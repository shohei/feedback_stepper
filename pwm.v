==> flow/design.v <==
module pwm(
	CLK,RST,SW,MD1,MD2
    );
input CLK;
input RST;
input [7:0] SW;
output MD1;
output MD2;
reg [7:0] sw_reg_1d;  
reg [7:0] sw_reg_2d;  
reg [10:0] pwm_base_reg;  
reg [10:0] pwm_duty_reg;  
reg pwm_out_reg;  
wire pwmbp;  
wire pwm_out;  
assign pwmbp = pwm_base_reg[10];
assign pwm_out = (pwm_duty_reg>>2 == sw_reg_2d) ? 1'b0 : 1'b1;
assign MD1 = pwm_out_reg;
assign MD2 = 1'b1;
always @(posedge CLK) begin
	sw_reg_1d <= SW;
	sw_reg_2d <= sw_reg_1d;
end
always @(posedge CLK) begin
	if(pwmbp == 1'b1) 
		pwm_base_reg <= 11'd0;
	else if(RST)
		pwm_base_reg <= 11'd0;
	else 
		pwm_base_reg <= pwm_base_reg + 1'b1;
end
always @(posedge CLK) begin
	if(pwmbp == 1'b1) 
		pwm_duty_reg <= 11'd0;
	else if(RST)
		pwm_duty_reg <= 11'd0;
	else if(pwm_out==1'b1)  
		pwm_duty_reg <= pwm_duty_reg + 1'b1;
end
always @(posedge CLK) begin
	pwm_out_reg <= pwm_out;
end
endmodule
Step by step through the tools: pwm
Tool output for the design above, in the order of the flow. Line numbers count from 1 in the design file above. Operators: Yosys type, input widths -> output width; for muxes data width and select width s. Cell names lack the library's common part. Not given: -

Top: pwm. Clock port: CLK. Cell library: sky130hd. Library corner: tt_025C_1v80.

Elaborated design
Yosys after proc, flatten, opt, wreduce and memory -nomap, before mapping. Enables and synchronous resets that opt folds into registers are not counted as muxes. Memory bits, and registers merged into a memory's read port (data or address), are not among the register bits. Print and check cells are not counted. Equal cells are merged and count once.

The entry for memory bits (writable) reads 0. The figure for memory bits (read-only) is 0. For cells after elaboration the number is 10. The figure for output and inout port bits is 2. Under clocked read ports x word width stands 0. Under input port bits stands 10. The figure for latch bits is 0. The figure for register bits after elaboration is 39. For memory cells the number is 0.

The entry for bitwise operators reads 0. The entry for shifts and indexed selects reads 0. Add/sub/neg operators: 2. The figure for multiply operators is 0. For equal/unequal tests the number is 1. The entry for muxes and demuxes reads 1. The figure for divide/modulo/power cells is 0. Reduce/logical cells: 1. The figure for magnitude comparators is 0.

Operators with widths (number): $add 11x1->11 const B (2); $eq 9x8->1 (1); $reduce_or 2->1 (1); $mux 1 (1).

Logic depth
Depth = most cells in a row (Yosys ltp): at word level without a register or memory, in the mapped netlist without a sequential cell, where the memories' decode and read muxes count.

For depth in word-level cells the number is 2. The entry for ABC_AREA reads 0. Under depth in mapped cells stands 5. Mapped depth without buffers: 5.

Synthesis result
Source: synth_stat.txt of the flow (Yosys; design flattened, memories mapped). It holds for the ABC_AREA given above (unset counts as 0); a run with the other value may have another netlist.

The figure for mapped flip-flops is 39. The entry for mapped area reads 1401.3 um^2. The entry for sequential area reads 780.7 um^2. The entry for buffers reads 3. The entry for cell count reads 134.

Cell types: dfxtp_1 (number 39, area in all 780.749 um^2); xor2_1 (number 10, area in all 87.584 um^2); xnor2_1 (number 9, area in all 78.826 um^2); nor2_1 (number 16, area in all 60.058 um^2); a31oi_1 (number 6, area in all 37.536 um^2); nand3_1 (number 7, area in all 35.034 um^2); a41o_1 (number 3, area in all 30.029 um^2); nand2_1 (number 7, area in all 26.275 um^2); and3_1 (number 4, area in all 25.024 um^2); ha_1 (number 2, area in all 25.024 um^2); or3_1 (number 4, area in all 25.024 um^2); a31oi_4 (number 1, area in all 21.27 um^2); nor4_4 (number 1, area in all 21.27 um^2); a21oi_1 (number 4, area in all 20.019 um^2); o21ai_0 (number 4, area in all 20.019 um^2); nand4_1 (number 2, area in all 12.512 um^2); mux2i_1 (number 1, area in all 10.01 um^2); nand3_2 (number 1, area in all 10.01 um^2).

Other cell types: 11; their cells: 13.

Path before layout
Source: OpenSTA report_checks on the synthesized netlist (no wires, ideal clock, input and output delay 20% of the period each), path of least setup slack; recovery checks are left aside. Register names are those of the netlist, which keeps one name where synthesis merged equal registers.

Path kind: register to register. From: reg pwm_duty_reg[9]. To: reg pwm_duty_reg[5]. Library setup time: 0.116 ns. The figure for slack is 1.290 ns. For delay of the path the number is 1.470 ns. The figure for buffers on the path is 0. Period: 2.76 ns. For driving pins on the path the number is 5. Required time: 2.644 ns. The entry for arrival reads 1.354 ns. The figure for time at the first pin is 0.000 ns. Under synthesis period reached stands 1.47 ns.

"delay of the path" is the arrival time less input delay plus setup time. "driving pins on the path" counts driving pins, that of a launching flip-flop among them; a cell with two outputs on the path counts twice. "synthesis period reached" = period - worst setup slack (recovery checks aside). The figure is calculated, with input and output delays left at 20% of the set period. Between the ends stands the longest chain of elaborated cells between them, by number of cells; it is not shown to be the way that was timed. Of several equally long chains one is given. Each line given opens the expression or statement behind the cell; cells for indexed reads and writes are added by Yosys, which also makes memories of some case tables. A register here has more assigning lines than the two given.

Cell sequence: dfxtp_1 > xor2_1 > nor4_4 > a31oi_4 > a41o_1. For cells in the longest elaborated chain the number is 1. Elaborated cells on any way between the ends: 1. The figure for RTL lines with such cells is 1. Those cells by class: 1 x eq/ne.

Ends and longest elaborated chain, post-synthesis: from (decl) (line 12) `reg [10:0] pwm_duty_reg;`; from (assign) (line 34) `pwm_duty_reg <= 11'd0;`; from (assign) (line 38) `pwm_duty_reg <= pwm_duty_reg + 1'b1;`; $eq 9x8->1 (line 17) `assign pwm_out = (pwm_duty_reg>>2 == sw_reg_2d) ? 1'b0 : 1'b1;`; to (assign) (line 34); to (assign) (line 38); to (decl) (line 12).

Worst path after layout
From the final timing report of stored run 1: the path of least setup slack in the routed layout; clock arrival at registers is part of the times.

Path kind: register to register. From: reg pwm_duty_reg[7]. To: reg pwm_duty_reg[5]. The entry for arrival reads 1.72 ns. Required time: 1.50 ns. The figure for slack is -0.22 ns. Library setup time: 0.10 ns. The figure for time at the first pin is 0.29 ns. The figure for buffers on the path is 1. For driving pins on the path the number is 7. Period: 1.31 ns.

Between the ends stands the longest chain of elaborated cells between them, by number of cells; it is not shown to be the way that was timed. Of several equally long chains one is given. A register here has more assigning lines than the two given.

Cell sequence: dfxtp_2 > xor2_2 > nor4_4 > buf_4 > a31oi_4 > a31oi_1 > a41o_1. For cells in the longest elaborated chain the number is 1. Elaborated cells on any way between the ends: 1. The figure for RTL lines with such cells is 1. Those cells by class: 1 x eq/ne.

Ends and longest elaborated chain, after layout: from (decl) (line 12) `reg [10:0] pwm_duty_reg;`; from (assign) (line 34) `pwm_duty_reg <= 11'd0;`; from (assign) (line 38) `pwm_duty_reg <= pwm_duty_reg + 1'b1;`; $eq 9x8->1 (line 17) `assign pwm_out = (pwm_duty_reg>>2 == sw_reg_2d) ? 1'b0 : 1'b1;`; to (assign) (line 34); to (assign) (line 38); to (decl) (line 12).

2 stored runs of pwm in the flow (synthesis by Yosys, layout by OpenROAD, sky130hd cells), in arbitrary order. Constraints: input delay and output delay 20% of the set period each, output load 0.01 pF. "clock period achieved": clock period set for the run, less the worst setup slack. It is reckoned from that one timing run; input and output delays stay at 20% of the period that was set. By "worst setup path time" is meant the share of the clock period that the worst setup path is allowed (20% is reserved at inputs, 20% at outputs), minus its slack. Clock arrival times at its registers enter into it. "power consumption": no workload was simulated; the value follows from the tool's default switching activity.

Stored run 1 has these settings: period_ns 1.31; CORE_UTILIZATION 44; SETUP_SLACK_MARGIN 0.3; PLACE_DENSITY 0.64; CORE_ASPECT_RATIO 1.47; CELL_PAD_IN_SITES_GLOBAL_PLACEMENT 1; SLEW_MARGIN 15; MIN_ROUTING_LAYER met2; CAP_MARGIN 20; CORE_MARGIN 2. The smallest hold slack comes to 0.327 ns. The chip area after synthesis (Yosys) reads 1,401.3 um^2. The power consumption reads 0.002588 W. The standard-cell area after routing stands at 2,050.7 um^2. The measured worst setup path time is 1.53 ns. Kind of the worst setup path: register to register. The die area stands at 3,660.7 um^2. The final setup TNS stands at -1.924 ns. For the clock period achieved the run shows 1.531 ns. The lowest setup slack stands at -0.221 ns. The utilization stands at 68.3 %.

Stored run 2 has these settings: period_ns 1.57; CORE_UTILIZATION 26; PLACE_DENSITY 0.53; CORE_ASPECT_RATIO 0.84; GPL_TIMING_DRIVEN 1; CAP_MARGIN 20; CORE_MARGIN 2; SLEW_MARGIN 20. The smallest hold slack comes to 0.327 ns. The chip area after synthesis (Yosys) reads 1,401.3 um^2. The power consumption reads 0.001754 W. The standard-cell area after routing stands at 1,769.2 um^2. The measured worst setup path time is 1.52 ns. Kind of the worst setup path: register to register. The die area stands at 5,995.1 um^2. The final setup TNS stands at 0.000 ns. For the clock period achieved the run shows 1.518 ns. The lowest setup slack stands at 0.052 ns. The utilization stands at 34.1 %.
